==> flow/design.v <==
module alu
(
	input clk,
	input rst,
	input [3:0] a,
	input [3:0] b,
	input [2:0] opn,
	output reg [3:0] alu_out0,
	output reg [3:0] alu_out1,
	output reg [3:0] status
);
parameter ALU_ADD = 3'b000;
parameter ALU_SUB = 3'b001;
parameter ALU_MUL = 3'b010;
parameter ALU_AND = 3'b011;
parameter ALU_OR  = 3'b100;
parameter ALU_XOR = 3'b101;
parameter ALU_LT  = 3'b110;
wire [4:0] add_val;
wire [4:0] sub_val;
wire [7:0] mul_val;
always @(posedge clk) begin
	if (rst) begin
		alu_out0 <= 'h0;
		alu_out1 <= 'h0;
		status	 <= 'h0;
	end
	else begin
		case (opn)
			ALU_ADD:
				begin
					alu_out0  <= add_val[3:0];
					status[1] <= add_val[4];
				end
			ALU_SUB:
				begin
					alu_out0  <= sub_val[3:0];
					status[1] <= sub_val[4];
				end
			ALU_MUL:
				begin
					alu_out0  <= mul_val[3:0];
					alu_out1  <= mul_val[7:4];
				end
			ALU_AND:
				begin
					alu_out0  <= a & b;
				end
			ALU_OR:
				begin
					alu_out0  <= a | b;
				end
			ALU_XOR:
				begin
					alu_out0  <= a ^ b;
				end
			ALU_LT:
				begin
					status[2] <= (a < b) ? 1'b1 : 1'b0;
				end
		endcase
	end
end
assign add_val = a + b;
assign sub_val = a - b;
assign mul_val = a * b;
endmodule
==> Tool chain data of alu <==
What the tools print for alu, step after step.
Line numbers count from 1 in the design file above.
Operators: Yosys type, input widths -> output width; for muxes data width and select width s.
{ "design": {"design": "alu", "clock_port": "clk", "lib": "sky130hd", "lib_corner": "tt_025C_1v80"} }

==> Word level <==
Source: Yosys, flattened and elaborated, memories not mapped. Widths are those after wreduce. Registers that Yosys merges into a memory's read port (data or address) are not register bits. Print and check cells do not count. Equal cells are merged and count once.
{ "bits": {"out_inout_bits": 12, "register_bits": 10} }
{ "classes": {"n_mux": 3, "reduce_and_logical": 3, "logic": 3, "equal": 6, "n_mul": 1, "n_addsub": 2, "n_cmp": 1} }
{ "ops": {"columns": ["operator", "n"], "rows": [
  ["$mul 4x4->8", 1],
  ["$pmux 4 s6", 1],
  ["$eq 3x3->1 const B", 3],
  ["$eq 3x2->1 const B", 2],
  ["$reduce_bool 6->1", 1],
  ["$add 4x4->5", 1],
  ["$sub 4x4->5", 1],
  ["$lt 4x4->1", 1],
  ["$and 4x4->4", 1],
  ["$or 4x4->4", 1],
  ["$xor 4x4->4", 1],
  ["$eq 3x1->1 const B", 1],
  ["$logic_not 3->1", 1],
  ["$reduce_bool 2->1", 1],
  ["$pmux 1 s2", 1],
  ["$mux 1", 1]
]} }

==> Logic depth <==
Longest topological path by Yosys (ltp), each cell counted once; first at word level (registers and memories cut), then after technology mapping (sequential cells cut; the memories' decode and read muxes count).
{ "logic_depth": {"depth_word": 2, "ABC_AREA": 0, "depth_mapped": 12} }

==> Mapped cells and area <==
The flow's flattened synthesis, as Yosys stat reports it; memories are mapped. The netlist is that of the ABC_AREA named above (0 if unset); the other value can give another one.
{ "types": {"columns": ["cell_type", "n", "area_total_um2"], "rows": [
  ["sky130_fd_sc_hd__ha_1", 24, 300.288],
  ["sky130_fd_sc_hd__dfxtp_1", 10, 200.192],
  ["sky130_fd_sc_hd__fa_1", 6, 120.115],
  ["sky130_fd_sc_hd__nor2_1", 21, 78.826],
  ["sky130_fd_sc_hd__inv_1", 20, 75.072],
  ["sky130_fd_sc_hd__a21oi_1", 14, 70.067],
  ["sky130_fd_sc_hd__buf_6", 3, 33.782],
  ["sky130_fd_sc_hd__nand2_1", 9, 33.782],
  ["sky130_fd_sc_hd__o21ai_0", 6, 30.029],
  ["sky130_fd_sc_hd__xnor2_1", 3, 26.275],
  ["sky130_fd_sc_hd__xor2_1", 3, 26.275],
  ["sky130_fd_sc_hd__a211oi_1", 3, 22.522],
  ["sky130_fd_sc_hd__a21o_1", 3, 22.522],
  ["sky130_fd_sc_hd__o211ai_1", 3, 22.522],
  ["sky130_fd_sc_hd__mux2i_1", 2, 20.019],
  ["sky130_fd_sc_hd__nand3_1", 4, 20.019],
  ["sky130_fd_sc_hd__o311ai_0", 2, 17.517],
  ["sky130_fd_sc_hd__o32ai_1", 2, 17.517]
]} }
Not listed: further types 23, cells in them 30.
{ "mapped": {"mapped_area_um2": 1340.0, "n_buf": 9, "flip_flops": 10, "stdcells": 168} }

==> Path before layout <==
OpenSTA on the mapped netlist: ideal clock, no wires. The path of least setup slack (recovery checks aside). Input and output delay are each 20% of the period. Register names are those of the netlist, which keeps one name where synthesis merged equal registers.
{ "synth_path": {"path_kind": "input to register", "startpoint": "in a[0]", "endpoint": "reg alu_out1[2]", "t_required_ns": 2.653, "tclk_ns": 2.74, "t_arrival_ns": 2.746, "in_delay_ns": 0.548, "path_slack_ns": -0.093, "delay_ns": 2.285, "path_buffers": 0, "path_stages": 11, "period_less_setup_slack_ns": 2.833} }
"delay_ns" = arrival - input delay + setup time.
"path_stages" counts driving pins, that of a launching flip-flop among them; a cell with two outputs on the path counts twice.
"period_less_setup_slack_ns" is the clock period less the worst setup slack; recovery checks do not enter. This is arithmetic on one report: input and output delays are still those of the set period (20% each).
The rows between start and end are the longest chain of elaborated cells between them; the timing report does not say that the signal goes this way. Where chains are equally long, one stands for them.
A line is the first line of the expression or statement that the cell stems from. Yosys adds cells for indexed reads and writes and turns some case tables into memories.
{ "synth_via": {"cell_sequence": "sky130_fd_sc_hd__nand2_1 sky130_fd_sc_hd__fa_1 sky130_fd_sc_hd__inv_1 sky130_fd_sc_hd__fa_1 sky130_fd_sc_hd__inv_1 sky130_fd_sc_hd__fa_1 sky130_fd_sc_hd__inv_1 sky130_fd_sc_hd__a21o_1 sky130_fd_sc_hd__a21oi_1 sky130_fd_sc_hd__xor2_1 sky130_fd_sc_hd__o31ai_1", "elab_chain_len": 1, "cells_between": 1, "lines_between": 1, "cone_classes": "1 x mul"} }
{ "synth_rtl": {"columns": ["item", "line", "source"], "rows": [
  ["start, declared", 5, "input [3:0] a,"],
  ["$mul 4x4->8", 66, "assign mul_val = a * b;"],
  ["end, assigned", 25, "alu_out1 <= 'h0;"],
  ["end, assigned", 43, "alu_out1 <= mul_val[7:4];"],
  ["end, declared", 9, "output reg [3:0] alu_out1,"]
]} }

Hand-over note for alu

alu on sky130hd: 2 stored runs with different settings, listed in no order. Input and output delays are each 20% of the period that was set; the output load is 0.01 pF.
[
  {
    "run": "run 1",
    "settings": { "period_ns": 2.03, "CORE_UTILIZATION": 49, "SETUP_SLACK_MARGIN": 0.47, "PLACE_DENSITY_LB_ADDON": 0.02, "HOLD_SLACK_MARGIN": 0.21, "CELL_PAD_IN_SITES_DETAIL_PLACEMENT": 1, "TNS_END_PERCENT": 15, "GPL_ROUTABILITY_DRIVEN": 0, "CTS_CLUSTER_DIAMETER": 165, "CAP_MARGIN": 20, "CORE_MARGIN": 2, "SLEW_MARGIN": 20 },
    "outcome": "no final report: placement broke off with DPL-0033"
  },
  {
    "run": "run 2",
    "settings": { "period_ns": 2.79, "CORE_UTILIZATION": 45, "SETUP_SLACK_MARGIN": 0.58, "PLACE_DENSITY": 0.35, "CORE_MARGIN": 4, "CELL_PAD_IN_SITES_GLOBAL_PLACEMENT": 1, "CELL_PAD_IN_SITES_DETAIL_PLACEMENT": 2, "GPL_TIMING_DRIVEN": 1, "GPL_ROUTABILITY_DRIVEN": 1, "CTS_CLUSTER_SIZE": 23, "CAP_MARGIN": 20, "SLEW_MARGIN": 20 },
    "outcome": "no final report: placement broke off with DPL-0033"
  }
]

End of note.
